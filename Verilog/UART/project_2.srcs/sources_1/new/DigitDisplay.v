==> flow/design.v <==
`timescale 1ns / 1ps
module DigitDisplay(
    input clk,
    input [31:0] value,
    output reg [7:0] AN,
    output [7:0] CA
    );
    reg [3:0] nibble;
    reg [2:0] count=0;
    wire [6:0] digit;
    always @(posedge clk) count=count+1;
    always @(*)
        case (count)
            0:begin AN=8'b01111111; nibble=value[31:28]; end
            1:begin AN=8'b10111111; nibble=value[27:24]; end
            2:begin AN=8'b11011111; nibble=value[23:20]; end
            3:begin AN=8'b11101111; nibble=value[19:16]; end
            4:begin AN=8'b11110111; nibble=value[15:12]; end
            5:begin AN=8'b11111011; nibble=value[11:8]; end
            6:begin AN=8'b11111101; nibble=value[7:4]; end
            7:begin AN=8'b11111110; nibble=value[3:0]; end
        endcase
    Nibble2SevenSeg myssd (nibble,digit);
    assign CA={~(digit),1'b1};
endmodule
`timescale 1ns / 1ps
module Nibble2SevenSeg(
    input [3:0] nibble,
    output reg [7:0] segments
    );
    always @(nibble)
        case (nibble)
            4'h0: segments=7'b1111110;
            4'h1: segments=7'b0110000;
            4'h2: segments=7'b1101101;
            4'h3: segments=7'b1111001;
            4'h4: segments=7'b0110011;
            4'h5: segments=7'b1011011;
            4'h6: segments=7'b1011111;
            4'h7: segments=7'b1110000;
            4'h8: segments=7'b1111111;
            4'h9: segments=7'b1111011;
            4'hA: segments=7'b1110111;
            4'hb: segments=7'b0001111;
            4'hC: segments=7'b1001110;
            4'hd: segments=7'b0111101;
            4'hE: segments=7'b1001111;
            4'hF: segments=7'b1000111;
        endcase
endmodule
Step by step through the tools: DigitDisplay. The steps from the RTL of DigitDisplay to its reports follow in flow order. Lines are those of the file above, counted from 1. Operators carry their Yosys type and port widths (W data, S select, Z words). Cell names lack the library's common part. A cell with -- has no value.

Top: DigitDisplay. Clock: clk. Cell library: sky130hd. Corner: tt_025C_1v80.

Word-level counts. Counts by Yosys on the flattened word-level netlist (proc, flatten, opt, wreduce; memories kept). Register bits leave out memories and registers merged into their read ports (data or address); mux counts leave out enables and synchronous resets folded into registers. Print and check cells are left out. Cells with the same type and inputs are merged into one. Memory sizes are those after Yosys's memory passes, which may raise the word count (mostly to a power of two), join words into wider ones and drop unused or constant bits.

Add/subtract/negate cells: 1. Under muxes and demuxes stands 2. The entry for eq/ne operators reads 7. The entry for bitwise logic cells reads 1. Under reduce/logical cells stands 1.

Operators with widths (number): $pmux W8 S8 (1); $pmux W4 S8 (1); $eq A3 B3 Y1 const B (4); $not A7 Y7 (1); $eq A3 B2 Y1 const B (2); $add A3 B1 Y3 const B (1); $eq A3 B1 Y1 const B (1); $logic_not A3 Y1 (1).

The figure for elaborated cells is 14. The figure for bits in read-only memories is 112. Memories: 1. The figure for register bits is 3. The entry for output and inout bits reads 16.

Memory list: (name not given) (words 16, width 7, rd ports 1, wr ports 0, RTL line 32) `case (nibble)`.

Logic depth. Longest topological path by Yosys (ltp), each cell counted once; first at word level (registers and memories cut), then after technology mapping (sequential cells cut; the memories' decode and read muxes count).

Under depth after elaboration stands 2. Under ABC_AREA stands 0. For depth in mapped cells the number is 11. The figure for mapped depth without buffers is 10.

Mapped cells and area. Source: synth_stat.txt of the flow (Yosys; design flattened, memories mapped). It holds for the ABC_AREA given above (unset counts as 0); a run with the other value may have another netlist.

Buffers: 8. Under chip area (Yosys) stands 815.8 µm². Under mapped flip-flops stands 3. Mapped cells: 97. Area of sequential cells: 60.1 µm².

Cell types: ha_1 (number 14, total area 175.168 µm²); dfxtp_1 (number 3, total area 60.058 µm²); mux2i_1 (number 6, total area 60.058 µm²); a222oi_1 (number 4, total area 40.038 µm²); nand2_1 (number 10, total area 37.536 µm²); mux2_2 (number 3, total area 33.782 µm²); inv_1 (number 8, total area 30.029 µm²); nand3b_1 (number 4, total area 30.029 µm²); a22o_1 (number 3, total area 26.275 µm²); buf_4 (number 3, total area 22.522 µm²); buf_6 (number 2, total area 22.522 µm²); a221oi_1 (number 2, total area 17.517 µm²); o2bb2ai_1 (number 2, total area 17.517 µm²); a41oi_2 (number 1, total area 16.266 µm²); nor3_1 (number 3, total area 15.014 µm²); nor2b_4 (number 1, total area 13.763 µm²); a211oi_2 (number 1, total area 12.512 µm²); nor4_1 (number 2, total area 12.512 µm²).

Other cell types: 23; their cells: 25. By module: a second synthesis without flattening, with its own total; a netlist apart from the flattened one above.

The figure for cells (unflattened synthesis) is 111. The entry for area (unflattened synthesis) reads 828.3 µm².

Rows give one instance, submodules left out.

Modules: DigitDisplay (cells 74, instances 1, area 551.8 µm²); Nibble2SevenSeg (cells 37, instances 1, area 276.5 µm²).

Path before layout. Path of least setup slack by OpenSTA after synthesis, without wires, with an ideal clock, recovery checks aside; 20% of the period is set as input and as output delay. Where synthesis merged equal registers, the netlist keeps one of their names.

Kind: reg-to-output. Start: register count[2]. End: output CA[1]. Required time: 4.424 ns. The entry for data arrival time reads 2.458 ns. The figure for buffers on the path is 1. The entry for clock period reads 5.53 ns. The entry for slack reads 1.966 ns. Delay of the path: 2.458 ns. Under stages on the path stands 11. The figure for synthesis period reached is 3.564 ns.

"delay of the path" is the arrival time less input delay plus setup time. At an output port there is no setup time. "stages on the path": output pins that drive a net of the path, with the launching flip-flop's if there is one; two outputs of one cell count as two. "synthesis period reached" is the clock period less the worst setup slack; recovery checks do not enter. This is arithmetic on one report: input and output delays are still those of the set period (20% each). The rows between start and end are the longest chain of elaborated cells between them; the timing report does not say that the signal goes this way. Where chains are equally long, one stands for them. Each line given opens the expression or statement behind the cell; cells for indexed reads and writes are added by Yosys, which also makes memories of some case tables. A memory read counts as a cell of the chain, while the word-level depth stops at memories.

Cells stage by stage: dfxtp_1 buf_4 inv_1 ha_1 nor2_1 nand2_1 a41oi_1 inv_1 ha_1 mux2_2 o2bb2ai_1. Length of the longest elaborated chain: 4.

RTL lines, path after synthesis: start: declaration (RTL line 9) `reg [2:0] count=0;`; start: assignment (RTL line 11) `always @(posedge clk) count=count+1;`; $eq A3 B3 Y1 (RTL line 13) `case (count)`; $pmux W4 S8 (RTL line 13); $mem_v2 Z16 W7 (RTL line 32) `case (nibble)`; $not A7 Y7 (RTL line 24) `assign CA={~(digit),1'b1};`; end: declaration (RTL line 6) `output [7:0] CA`.

Timing after layout. From the final timing report of stored run 1: the path of least setup slack in the routed layout; clock arrival at registers is part of the times.

Kind: input-to-output. Start: input value[12]. End: output CA[4]. The entry for data arrival time reads 3.85 ns. The figure for buffers on the path is 2. The entry for clock period reads 6.62 ns. Under stages on the path stands 9. Required time: 5.30 ns. The entry for slack reads 1.45 ns.

The rows between start and end are the longest chain of elaborated cells between them; the timing report does not say that the signal goes this way. Where chains are equally long, one stands for them. A memory read counts as a cell of the chain, while the word-level depth stops at memories.

Cells stage by stage: clkdlybuf4s50_1 a22o_1 nand2_1 a41oi_1 inv_1 ha_1 mux2i_1 mux2i_1 clkdlybuf4s50_1. Length of the longest elaborated chain: 3.

RTL lines, path post-layout: start: declaration (RTL line 4) `input [31:0] value,`; $pmux W4 S8 (RTL line 13) `case (count)`; $mem_v2 Z16 W7 (RTL line 32) `case (nibble)`; $not A7 Y7 (RTL line 24) `assign CA={~(digit),1'b1};`; end: declaration (RTL line 6) `output [7:0] CA`.

==> runs of DigitDisplay <==
Flow measurements of DigitDisplay on sky130hd: 2 stored runs with different settings, listed in no order. Input and output delays are each 20% of the period that was set; the output load is 0.01 pF. "reached clock period" means the clock period less the worst setup slack. The figure is calculated, with input and output delays left at 20% of the set period. "critical path time": the worst setup path's part of the clock period (all of it between registers, 20% less for each end at a port) less its slack. A launch clock that arrives late makes it longer, a capture clock that arrives late makes it shorter.

Stored run 1 has these settings: period_ns 6.62; CORE_UTILIZATION 16; CELL_PAD_IN_SITES_DETAIL_PLACEMENT 0; GPL_ROUTABILITY_DRIVEN 1; MAX_ROUTING_LAYER met5; CAP_MARGIN 20; CORE_MARGIN 2; SLEW_MARGIN 20. The measured worst-case hold slack is 0.450 ns. The netlist area reported by Yosys stands at 815.8 µm². The measured standard-cell area after routing is 1,357.5 µm². The critical path time stands at 2.53 ns. Worst setup path type: input-to-output. The smallest setup slack reads 1.447 ns. The total negative slack is 0.000 ns. The measured die footprint is 5,685.9 µm². The reached clock period comes to 5.173 ns.

Stored run 2 has these settings: period_ns 4.38; CORE_UTILIZATION 58; PLACE_DENSITY 0.9; TNS_END_PERCENT 90; GPL_TIMING_DRIVEN 1; CTS_CLUSTER_SIZE 54; CAP_MARGIN 15; CORE_MARGIN 2; SLEW_MARGIN 20. Outcome: no final report: placement broke off with GPL-0301.
