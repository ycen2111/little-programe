==> flow/design.v <==
`timescale 1ns / 1ps
module counter(
    input clk,
    output [31:0] value
    );
    reg [31:0] count=0;
    always @(posedge clk)
        count<=count+1;
    assign value=count;
endmodule
# == From RTL to reports: counter ==
# What the tools print for counter, step after step.
# Line numbers count from 1 in the design file above.
# Cell names lack the library's common part.
# Not given: --
# setup
top_module,counter
clock_port,clk
library,sky130hd
corner,tt_025C_1v80

# == After elaboration ==
# Yosys after proc, flatten, opt, wreduce and memory -nomap, before mapping. Enables and synchronous resets that opt folds into registers are not counted as muxes. Memory bits, and registers merged into a memory's read port (data or address), are not among the register bits. Print and check cells are not counted. Equal cells are merged and count once.
# word_totals
register_bits,32
in_bits,1
output_inout_bits,32
elab_cells,2
# op_classes
addsub,1
# op_table
cell,n
adder 32 x 1 -> 32 bit (second input constant),1

# == Depth ==
# Depth = most cells in a row (Yosys ltp): at word level without a register or memory, in the mapped netlist without a sequential cell, where the memories' decode and read muxes count.
# depth
ltp_word,1
abc_area,0
ltp_mapped,6
mapped_depth_nobuf,5

# == Netlist ==
# Source: synth_stat.txt of the flow (Yosys; design flattened, memories mapped). It holds for the ABC_AREA given above (unset counts as 0); a run with the other value may have another netlist.
# types
cell,n,area_total_um2
dfxtp_1,32,640.614
xor2_1,20,175.168
xnor2_1,10,87.584
nor4_2,5,62.56
nand3_1,10,50.048
and4_1,4,35.034
nand2_1,9,33.782
nor4_1,4,25.024
nor2_1,6,22.522
nor4_4,1,21.27
nand3_2,2,20.019
nor3_1,4,20.019
inv_1,5,18.768
nand4_1,3,18.768
and3_1,2,12.512
ha_1,1,12.512
buf_6,1,11.261
or3_4,1,11.261
# Not listed: further types 6, cells in them 7.
# synth_totals
mapped_cells,127
area_um2,1318.8
seq_area_um2,640.6
flip_flops,32
n_buf,4

# == Path before layout ==
# OpenSTA on the mapped netlist: ideal clock, no wires. The path of least setup slack (recovery checks aside). Input and output delay are each 20% of the period. Register names are those of the netlist, which keeps one name where synthesis merged equal registers.
# synth_timing
path_type,reg-to-reg
start,register count[0]
end,register count[24]
period_ns,2.05
setup_time_ns,0.134
launch_ns,0.000
arrival_ns,1.534
required_time_ns,1.916
path_slack_ns,0.382
delay_ns,1.668
driving_pins,7
n_path_buf,1
period_less_setup_slack_ns,1.668
# "delay_ns" = arrival - input delay + setup time.
# "driving_pins": output pins that drive a net of the path, with the launching flip-flop's if there is one; two outputs of one cell count as two.
# "period_less_setup_slack_ns" is the clock period less the worst setup slack; recovery checks do not enter. This is arithmetic on one report: input and output delays are still those of the set period (20% each).
# The rows between start and end are the longest chain of elaborated cells between them; the timing report does not say that the signal goes this way. Where chains are equally long, one stands for them.
# A line is the first line of the expression or statement that the cell stems from. Yosys adds cells for indexed reads and writes and turns some case tables into memories.
# synth_between
path_cell_list,dfxtp_1 ha_1 nand3_1 or3_1 buf_2 nor4_1 xor2_1
elab_chain_len,1
cone_cells,1
lines_between,1
classes_between,1 x add/sub
# synth_lines
item,line,source
"start, declared",6,reg [31:0] count=0;
"start, assigned",8,count<=count+1;
adder 32 x 1 -> 32 bit,8,
"end, assigned",8,
"end, declared",6,

# == Path in the finished layout ==
# From the final timing report of run 1: the path of least setup slack in the routed layout; clock arrival at registers is part of the times.
# layout_timing
path_type,reg-to-output
start,register count[2]
end,output port value[2]
period_ns,2.65
output_delay_ns,0.53
launch_ns,0.33
arrival_ns,1.37
required_time_ns,2.12
path_slack_ns,0.75
driving_pins,2
n_path_buf,1
# layout_between
path_cell_list,dfxtp_1 clkdlybuf4s50_1
elab_chain_len,0
cone_cells,0
lines_between,0
# layout_lines
item,line,source
"start, declared",6,reg [31:0] count=0;
"start, assigned",8,count<=count+1;
"end, declared",4,output [31:0] value

# Design counter on sky130hd. What follows are 2 stored runs of the flow, each under its own settings; their order means nothing. The constraints put input and output delay at 20% of the set period each and load the outputs with 0.01 pF.
# "achievedPeriod_ns": clock period set for the run, less the worst setup slack. It is reckoned from that one timing run; input and output delays stay at 20% of the period that was set.
# Among the settings, . means not set for that run.
item,run 1,run 2
period_ns,2.65,3.33
CORE_UTILIZATION,38,16
PLACE_DENSITY_LB_ADDON,0.18,0.05
MIN_ROUTING_LAYER,met1,met1
MAX_ROUTING_LAYER,met4,.
CAP_MARGIN,20,25
CORE_MARGIN,2,2
SLEW_MARGIN,20,20
SETUP_SLACK_MARGIN,.,-0.3
CORE_ASPECT_RATIO,.,1.39
ABC_AREA,.,0
GPL_TIMING_DRIVEN,.,0
synthesis_area_um2,1318.8,1318.8
die_um2,3957.7,8994.4
fin_hold_ws_ns,0.461,0.454
layout_utilization_pct,51.9,23.6
tns_ns,0.000,0.000
worst_setup_slack_ns,0.748,1.377
achievedPeriod_ns,1.902,1.953
